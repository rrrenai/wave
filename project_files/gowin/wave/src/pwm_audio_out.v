==> flow/design.v <==
parameter STORAGE_DEPTH = 1;
parameter PROBE_IN0_WIDTH = 33;
parameter DATA_OUT_SHIFT_WIDTH = 43;
parameter PROBE_OUT0_WIDTH = 1;
parameter PROBE_OUT0_INIT = 1'h0;
parameter NUMBER_GVIOS = 1;
parameter TRIG_LEVELS_INIT = 53'h00000000000000;
parameter MAX_DATA_DEPTH_INIT = 53'h000000000007ff;
parameter DATA_DEPTH_INIT = 53'h000000000007f3;
parameter NUM_WINDOWS_INIT = 53'h00000000000000;
parameter MATCH0_REG_M0_INIT = 53'h00000000000000;
parameter MATCH0_REG_M1_INIT = 53'h00000000000000;
parameter MATCH0_REG_M2_INIT = 53'h00000000000001;
parameter MATCH0_REG_CTRL_INIT = 53'h00000000000000;
parameter MATCH0_TRIG_CNT_INIT = 16'h0000;
parameter MATCH1_REG_M0_INIT = 16'h0000;
parameter MATCH1_REG_M1_INIT = 16'h0000;
parameter MATCH1_REG_M2_INIT = 16'h0000;
parameter MATCH1_REG_CTRL_INIT = 16'h0000;
parameter MATCH1_TRIG_CNT_INIT = 16'h0000;
parameter MATCH2_REG_M0_INIT = 16'h0000;
parameter MATCH2_REG_M1_INIT = 16'h0000;
parameter MATCH2_REG_M2_INIT = 16'h0000;
parameter MATCH2_REG_CTRL_INIT = 16'h0000;
parameter MATCH2_TRIG_CNT_INIT = 16'h0000;
parameter MATCH3_REG_M0_INIT = 16'h0000;
parameter MATCH3_REG_M1_INIT = 16'h0000;
parameter MATCH3_REG_M2_INIT = 16'h0000;
parameter MATCH3_REG_CTRL_INIT = 16'h0000;
parameter MATCH3_TRIG_CNT_INIT = 16'h0000;
parameter MATCH4_REG_M0_INIT = 16'h0000;
parameter MATCH4_REG_M1_INIT = 16'h0000;
parameter MATCH4_REG_M2_INIT = 16'h0000;
parameter MATCH4_REG_CTRL_INIT = 16'h0000;
parameter MATCH4_TRIG_CNT_INIT = 16'h0000;
parameter MATCH5_REG_M0_INIT = 16'h0000;
parameter MATCH5_REG_M1_INIT = 16'h0000;
parameter MATCH5_REG_M2_INIT = 16'h0000;
parameter MATCH5_REG_CTRL_INIT = 16'h0000;
parameter MATCH5_TRIG_CNT_INIT = 16'h0000;
parameter MATCH6_REG_M0_INIT = 16'h0000;
parameter MATCH6_REG_M1_INIT = 16'h0000;
parameter MATCH6_REG_M2_INIT = 16'h0000;
parameter MATCH6_REG_CTRL_INIT = 16'h0000;
parameter MATCH6_TRIG_CNT_INIT = 16'h0000;
parameter MATCH7_REG_M0_INIT = 16'h0000;
parameter MATCH7_REG_M1_INIT = 16'h0000;
parameter MATCH7_REG_M2_INIT = 16'h0000;
parameter MATCH7_REG_CTRL_INIT = 16'h0000;
parameter MATCH7_TRIG_CNT_INIT = 16'h0000;
parameter MATCH8_REG_M0_INIT = 16'h0000;
parameter MATCH8_REG_M1_INIT = 16'h0000;
parameter MATCH8_REG_M2_INIT = 16'h0000;
parameter MATCH8_REG_CTRL_INIT = 16'h0000;
parameter MATCH8_TRIG_CNT_INIT = 16'h0000;
parameter MATCH9_REG_M0_INIT = 16'h0000;
parameter MATCH9_REG_M1_INIT = 16'h0000;
parameter MATCH9_REG_M2_INIT = 16'h0000;
parameter MATCH9_REG_CTRL_INIT = 16'h0000;
parameter MATCH9_TRIG_CNT_INIT = 16'h0000;
parameter MATCH10_REG_M0_INIT = 16'h0000;
parameter MATCH10_REG_M1_INIT = 16'h0000;
parameter MATCH10_REG_M2_INIT = 16'h0000;
parameter MATCH10_REG_CTRL_INIT = 16'h0000;
parameter MATCH10_TRIG_CNT_INIT = 16'h0000;
parameter MATCH11_REG_M0_INIT = 16'h0000;
parameter MATCH11_REG_M1_INIT = 16'h0000;
parameter MATCH11_REG_M2_INIT = 16'h0000;
parameter MATCH11_REG_CTRL_INIT = 16'h0000;
parameter MATCH11_TRIG_CNT_INIT = 16'h0000;
parameter MATCH12_REG_M0_INIT = 16'h0000;
parameter MATCH12_REG_M1_INIT = 16'h0000;
parameter MATCH12_REG_M2_INIT = 16'h0000;
parameter MATCH12_REG_CTRL_INIT = 16'h0000;
parameter MATCH12_TRIG_CNT_INIT = 16'h0000;
parameter MATCH13_REG_M0_INIT = 16'h0000;
parameter MATCH13_REG_M1_INIT = 16'h0000;
parameter MATCH13_REG_M2_INIT = 16'h0000;
parameter MATCH13_REG_CTRL_INIT = 16'h0000;
parameter MATCH13_TRIG_CNT_INIT = 16'h0000;
parameter MATCH14_REG_M0_INIT = 16'h0000;
parameter MATCH14_REG_M1_INIT = 16'h0000;
parameter MATCH14_REG_M2_INIT = 16'h0000;
parameter MATCH14_REG_CTRL_INIT = 16'h0000;
parameter MATCH14_TRIG_CNT_INIT = 16'h0000;
parameter MATCH15_REG_M0_INIT = 16'h0000;
parameter MATCH15_REG_M1_INIT = 16'h0000;
parameter MATCH15_REG_M2_INIT = 16'h0000;
parameter MATCH15_REG_CTRL_INIT = 16'h0000;
parameter MATCH15_TRIG_CNT_INIT = 16'h0000;
parameter DATA_OUT_SHIFT_WIDTH = 53;
parameter MEM_DATA_WIDTH = 53;
parameter SIG_PORT_WIDTH = 52;
parameter CAPTURE_DATA = 1;
parameter TRIG_OUT_EN = 0;
parameter MAX_TRIG_LEVELS = 0;
parameter NUM_TRIG_PORTS = 1;
parameter STORAGE_DEPTH = 2048;
parameter TRIG_TYPE = 0;
parameter CAPTURE_TRIG_0 = 1;
parameter TRIG_PORT_WIDTH_0 = 1;
parameter CAPTURE_TRIG_1 = 1;
parameter TRIG_PORT_WIDTH_1 = 8;
parameter CAPTURE_TRIG_2 = 1;
parameter TRIG_PORT_WIDTH_2 = 8;
parameter CAPTURE_TRIG_3 = 1;
parameter TRIG_PORT_WIDTH_3 = 8;
parameter CAPTURE_TRIG_4 = 1;
parameter TRIG_PORT_WIDTH_4 = 8;
parameter CAPTURE_TRIG_5 = 1;
parameter TRIG_PORT_WIDTH_5 = 8;
parameter CAPTURE_TRIG_6 = 1;
parameter TRIG_PORT_WIDTH_6 = 8;
parameter CAPTURE_TRIG_7 = 1;
parameter TRIG_PORT_WIDTH_7 = 8;
parameter CAPTURE_TRIG_8 = 1;
parameter TRIG_PORT_WIDTH_8 = 8;
parameter CAPTURE_TRIG_9 = 1;
parameter TRIG_PORT_WIDTH_9 = 8;
parameter CAPTURE_TRIG_10 = 1;
parameter TRIG_PORT_WIDTH_10 = 8;
parameter CAPTURE_TRIG_11 = 1;
parameter TRIG_PORT_WIDTH_11 = 8;
parameter CAPTURE_TRIG_12 = 1;
parameter TRIG_PORT_WIDTH_12 = 8;
parameter CAPTURE_TRIG_13 = 1;
parameter TRIG_PORT_WIDTH_13 = 8;
parameter CAPTURE_TRIG_14 = 1;
parameter TRIG_PORT_WIDTH_14 = 8;
parameter CAPTURE_TRIG_15 = 1;
parameter TRIG_PORT_WIDTH_15 = 8;
parameter MATCH_EN_0 = 1;
parameter MATCH_CNT_WIDTH_0 = 0;
parameter MATCH_TYPE_0 = 3'b001;
parameter MATCHER_0 = 4'b0000;
parameter MATCH_EN_1 = 0;
parameter MATCH_CNT_WIDTH_1 = 8;
parameter MATCH_TYPE_1 = 3'b000;
parameter MATCHER_1 = 4'b0000;
parameter MATCH_EN_2 = 0;
parameter MATCH_CNT_WIDTH_2 = 8;
parameter MATCH_TYPE_2 = 3'b000;
parameter MATCHER_2 = 4'b0000;
parameter MATCH_EN_3 = 0;
parameter MATCH_CNT_WIDTH_3 = 8;
parameter MATCH_TYPE_3 = 3'b000;
parameter MATCHER_3 = 4'b0000;
parameter MATCH_EN_4 = 0;
parameter MATCH_CNT_WIDTH_4 = 8;
parameter MATCH_TYPE_4 = 3'b000;
parameter MATCHER_4 = 4'b0000;
parameter MATCH_EN_5 = 0;
parameter MATCH_CNT_WIDTH_5 = 8;
parameter MATCH_TYPE_5 = 3'b000;
parameter MATCHER_5 = 4'b0000;
parameter MATCH_EN_6 = 0;
parameter MATCH_CNT_WIDTH_6 = 8;
parameter MATCH_TYPE_6 = 3'b000;
parameter MATCHER_6 = 4'b0000;
parameter MATCH_EN_7 = 0;
parameter MATCH_CNT_WIDTH_7 = 8;
parameter MATCH_TYPE_7 = 3'b000;
parameter MATCHER_7 = 4'b0000;
parameter MATCH_EN_8 = 0;
parameter MATCH_CNT_WIDTH_8 = 8;
parameter MATCH_TYPE_8 = 3'b000;
parameter MATCHER_8 = 4'b0000;
parameter MATCH_EN_9 = 0;
parameter MATCH_CNT_WIDTH_9 = 8;
parameter MATCH_TYPE_9 = 3'b000;
parameter MATCHER_9 = 4'b0000;
parameter MATCH_EN_10 = 0;
parameter MATCH_CNT_WIDTH_10 = 8;
parameter MATCH_TYPE_10 = 3'b000;
parameter MATCHER_10 = 4'b0000;
parameter MATCH_EN_11 = 0;
parameter MATCH_CNT_WIDTH_11 = 8;
parameter MATCH_TYPE_11 = 3'b000;
parameter MATCHER_11 = 4'b0000;
parameter MATCH_EN_12 = 0;
parameter MATCH_CNT_WIDTH_12 = 8;
parameter MATCH_TYPE_12 = 3'b000;
parameter MATCHER_12 = 4'b0000;
parameter MATCH_EN_13 = 0;
parameter MATCH_CNT_WIDTH_13 = 8;
parameter MATCH_TYPE_13 = 3'b000;
parameter MATCHER_13 = 4'b0000;
parameter MATCH_EN_14 = 0;
parameter MATCH_CNT_WIDTH_14 = 8;
parameter MATCH_TYPE_14 = 3'b000;
parameter MATCHER_14 = 4'b0000;
parameter MATCH_EN_15 = 0;
parameter MATCH_CNT_WIDTH_15 = 8;
parameter MATCH_TYPE_15 = 3'b000;
parameter MATCHER_15 = 4'b0000;
parameter NUMBER_AOS = 1;
parameter WDEPTH = 1024;
parameter ASIZE = 10;
parameter WDSIZE = 32;
parameter RDEPTH = 512;
parameter RASIZE = 9;
parameter RDSIZE = 64;
parameter AFULL = 1;
parameter AEMPT = 1;
module pwn_audio_out #(
    parameter WIDTH = 16
)(
    input clk,
    input rst_n,
    input signed [WIDTH - 1:0] sample_in,
    output pwm_out
);
    reg signed [WIDTH:0] acc;
    always @(posedge clk or negedge rst_n) begin
        if (!rst_n)
        acc <= 0;
        else
            acc <= acc + sample_in - { {WIDTH - 1{1'b0}}, pwm_out }; 
    end
    assign pwm_out = acc[WIDTH];
endmodule
Tool chain data of pwn_audio_out
Tool output for the design above, in the order of the flow.
Line numbers count from 1 in the design file above.
Operators carry their Yosys type and port widths (W data, S select, Z words).
Cell names lack the library's common part.
{"block": "design", "top": "pwn_audio_out", "clock": "clk", "lib": "sky130hd", "lib_corner": "tt_025C_1v80"}

After elaboration
Yosys after proc, flatten, opt, wreduce and memory -nomap, before mapping. Enables and synchronous resets that opt folds into registers are not counted as muxes. Memory bits, and registers merged into a memory's read port (data or address), are not among the register bits. Print and check cells are not counted. Equal cells are merged and count once.
{"block": "op_classes", "n_addsub": 2}
{"block": "ops", "op": "$sub A17 B1 Y17", "count": 1}
{"block": "ops", "op": "$add A17 B16 Y17", "count": 1}
{"block": "bits", "regBits": 17, "word_cells": 3, "output_inout_bits": 1}

Depth
Yosys ltp: most cells in a row. Word level: on the elaborated netlist, between registers, memories and ports. Mapped: between sequential cells and ports; inverters and the memories' decode and read muxes count.
{"block": "logic_depth", "word_depth": 2, "abc_area": 0, "depth_mapped": 10, "mapped_depth_nobuf": 10}

Mapped cells and area
Source: synth_stat.txt of the flow (Yosys; design flattened, memories mapped). It holds for the ABC_AREA given above (unset counts as 0); a run with the other value may have another netlist.
Totals and module areas in this step are rounded.
{"block": "by_type", "cell": "dfrtp_1", "count": 17}
{"block": "by_type", "cell": "ha_1", "count": 32}
{"block": "by_type", "cell": "inv_1", "count": 63}
{"block": "by_type", "cell": "a21oi_1", "count": 17}
{"block": "by_type", "cell": "xnor2_1", "count": 9}
{"block": "by_type", "cell": "xor2_1", "count": 5}
{"block": "by_type", "cell": "nand2_1", "count": 10}
{"block": "by_type", "cell": "nand3_1", "count": 7}
{"block": "by_type", "cell": "a21o_1", "count": 4}
{"block": "by_type", "cell": "o21ai_0", "count": 6}
{"block": "by_type", "cell": "a211oi_2", "count": 2}
{"block": "by_type", "cell": "buf_6", "count": 2}
{"block": "by_type", "cell": "nor2_1", "count": 6}
{"block": "by_type", "cell": "fa_1", "count": 1}
{"block": "by_type", "cell": "nor3_1", "count": 4}
{"block": "by_type", "cell": "and3_1", "count": 3}
{"block": "by_type", "cell": "nand4_1", "count": 3}
{"block": "by_type", "cell": "o211a_4", "count": 1}
Other cell types: 17; their cells: 21.
{"block": "mapped", "mapped_area_um2": 1700, "seqArea_um2": 430, "buf_cells": 5, "cell_count": 213, "ffs": 17}

Path before layout
OpenSTA on the mapped netlist: ideal clock, no wires. The path of least setup slack (recovery checks aside). Input and output delay are each 20% of the period. Register names are those of the netlist, which keeps one name where synthesis merged equal registers.
{"block": "synth_path", "path_type": "register to register", "startpoint": "reg acc[16]", "endpoint": "reg acc[12]", "clock_period_ps": 2190, "stages": 10, "path_slack_ps": -12, "delay_ps": 2202, "arrival_ps": 2076, "launch_ps": 0, "period_less_setup_slack_ps": 2202}
"delay_ps" is the arrival time less input delay plus setup time.
"stages" counts driving pins, that of a launching flip-flop among them; a cell with two outputs on the path counts twice.
"period_less_setup_slack_ps" = period - worst setup slack (recovery checks aside). The figure is calculated, with input and output delays left at 20% of the set period.
Between the ends stands the longest chain of elaborated cells between them, by number of cells; it is not shown to be the way that was timed. Of several equally long chains one is given.
Each line given opens the expression or statement behind the cell; cells for indexed reads and writes are added by Yosys, which also makes memories of some case tables.
{"block": "synth_via", "cell_sequence": "dfrtp_1 -> ha_1 -> inv_1 -> ha_1 -> fa_1 -> nand3_1 -> a211oi_2 -> nor3_1 -> o21ai_2 -> xor2_1", "elab_chain_len": 1, "cone_cells": 1, "lines_between": 1, "cone_classes": "add/sub: 1"}
{"block": "synth_lines", "item": "start: declaration", "line": 213, "rtl": "reg signed [WIDTH:0] acc;"}
{"block": "synth_lines", "item": "start: assignment", "line": 216, "rtl": "acc <= 0;"}
{"block": "synth_lines", "item": "start: assignment", "line": 218, "rtl": "acc <= acc + sample_in - { {WIDTH - 1{1'b0}}, pwm_out };"}
{"block": "synth_lines", "item": "$sub A17 B1 Y17", "line": 218}
{"block": "synth_lines", "item": "end: assignment", "line": 216}
{"block": "synth_lines", "item": "end: assignment", "line": 218}
{"block": "synth_lines", "item": "end: declaration", "line": 213}

Worst path after layout
Path of least setup slack in the final report of stored run 1 (OpenROAD, finished layout, wires in). Where an end is a register, its clock arrival counts in the times.
The path's times are printed in steps of 10 ps; the period is the one set.
{"block": "layout_path", "path_type": "register to register", "startpoint": "reg acc[16]", "endpoint": "reg acc[12]", "clock_period_ps": 1240, "path_slack_ps": -830, "stages": 10, "launch_ps": 250, "arrival_ps": 2200}
Between the ends stands the longest chain of elaborated cells between them, by number of cells; it is not shown to be the way that was timed. Of several equally long chains one is given.
{"block": "layout_via", "cell_sequence": "dfrtp_2 -> ha_4 -> inv_2 -> ha_4 -> fa_2 -> nand3_4 -> a211oi_4 -> nor3_2 -> o21ai_2 -> xor2_1", "elab_chain_len": 1, "cone_cells": 1, "lines_between": 1, "cone_classes": "add/sub: 1"}
{"block": "layout_lines", "item": "start: declaration", "line": 213, "rtl": "reg signed [WIDTH:0] acc;"}
{"block": "layout_lines", "item": "start: assignment", "line": 216, "rtl": "acc <= 0;"}
{"block": "layout_lines", "item": "start: assignment", "line": 218, "rtl": "acc <= acc + sample_in - { {WIDTH - 1{1'b0}}, pwm_out };"}
{"block": "layout_lines", "item": "$sub A17 B1 Y17", "line": 218}
{"block": "layout_lines", "item": "end: assignment", "line": 216}
{"block": "layout_lines", "item": "end: assignment", "line": 218}
{"block": "layout_lines", "item": "end: declaration", "line": 213}

Subject: pwn_audio_out on sky130hd, stored results

Hello all,

Measured results for pwn_audio_out: 2 stored runs of the Yosys and OpenROAD flow on sky130hd. The settings differ; the order carries no meaning. The constraints put input and output delay at 20% of the set period each and load the outputs with 0.01 pF.
"timing.worst_path_ps": the worst setup path's part of the clock period (all of it between registers, 20% less for each end at a port) less its slack. A launch clock that arrives late makes it longer, a capture clock that arrives late makes it shorter.
"timing.worst_path_ps" is given in steps of 10 ps.
Values from the reports are rounded here.

Stored run 1
==> flow/run.sh <==
#!/bin/bash
# the make line also repeats the synthesis and layout settings of config.mk as NAME=value (left out here)
make -C /OpenROAD-flow-scripts/flow DESIGN_CONFIG=/design/flow/config.mk WORK_HOME=/design/flow/orfs CLKGATE_MAP_FILE= finish
==> flow/config.mk <==
export PLATFORM = sky130hd
export DESIGN_NAME = pwn_audio_out
export DESIGN_NICKNAME = pwn_audio_out
export VERILOG_FILES = /design/flow/design.v
export SDC_FILE = /design/flow/constraint.sdc
export NUM_CORES = 4
export LEC_CHECK = 0
export ABC_AREA = 0
export CAP_MARGIN = 20
export CORE_ASPECT_RATIO = 0.86
export CORE_MARGIN = 2
export CORE_UTILIZATION = 44
export PLACE_DENSITY = 0.61
export SETUP_SLACK_MARGIN = 0.19
export SLEW_MARGIN = 20
==> flow/constraint.sdc <==
create_clock -name core_clock -period 1.24 [get_ports {clk}]
set_input_delay 0.2480 -clock core_clock [delete_from_list [all_inputs] [get_ports {clk}]]
set_output_delay 0.2480 -clock core_clock [all_outputs]
set_load 0.01 [all_outputs]

==> results of stored run 1, as JSON <==
{
  "synth_chip_area_um2": 1700,
  "dieArea_um2": 4400,
  "finish.stdcell_area_um2": 2700,
  "layout_utilization_pct": 71,
  "fin_ws_ps": -830,
  "final_setup_tns_ps": -11000,
  "timing.worst_path_ps": 2070,
  "path_kind": "register to register"
}

Stored run 2
==> flow/run.sh <==
#!/bin/bash
# the make line also repeats the synthesis and layout settings of config.mk as NAME=value (left out here)
make -C /OpenROAD-flow-scripts/flow DESIGN_CONFIG=/design/flow/config.mk WORK_HOME=/design/flow/orfs CLKGATE_MAP_FILE= finish
==> flow/config.mk <==
export PLATFORM = sky130hd
export DESIGN_NAME = pwn_audio_out
export DESIGN_NICKNAME = pwn_audio_out
export VERILOG_FILES = /design/flow/design.v
export SDC_FILE = /design/flow/constraint.sdc
export NUM_CORES = 4
export LEC_CHECK = 0
export ABC_AREA = 0
export CAP_MARGIN = 20
export CELL_PAD_IN_SITES_DETAIL_PLACEMENT = 2
export CORE_MARGIN = 2
export CORE_UTILIZATION = 17
export CTS_CLUSTER_SIZE = 20
export GPL_TIMING_DRIVEN = 0
export HOLD_SLACK_MARGIN = 0.25
export MAX_ROUTING_LAYER = met4
export MIN_ROUTING_LAYER = met1
export SETUP_SLACK_MARGIN = -0.21
export SLEW_MARGIN = 20
==> flow/constraint.sdc <==
create_clock -name core_clock -period 2.76 [get_ports {clk}]
set_input_delay 0.5520 -clock core_clock [delete_from_list [all_inputs] [get_ports {clk}]]
set_output_delay 0.5520 -clock core_clock [all_outputs]
set_load 0.01 [all_outputs]

==> results of stored run 2, as JSON <==
{
  "synth_chip_area_um2": 1700,
  "dieArea_um2": 11000,
  "finish.stdcell_area_um2": 2100,
  "layout_utilization_pct": 22,
  "fin_ws_ps": 82,
  "final_setup_tns_ps": 0,
  "timing.worst_path_ps": 2130,
  "path_kind": "input to register"
}

Thanks
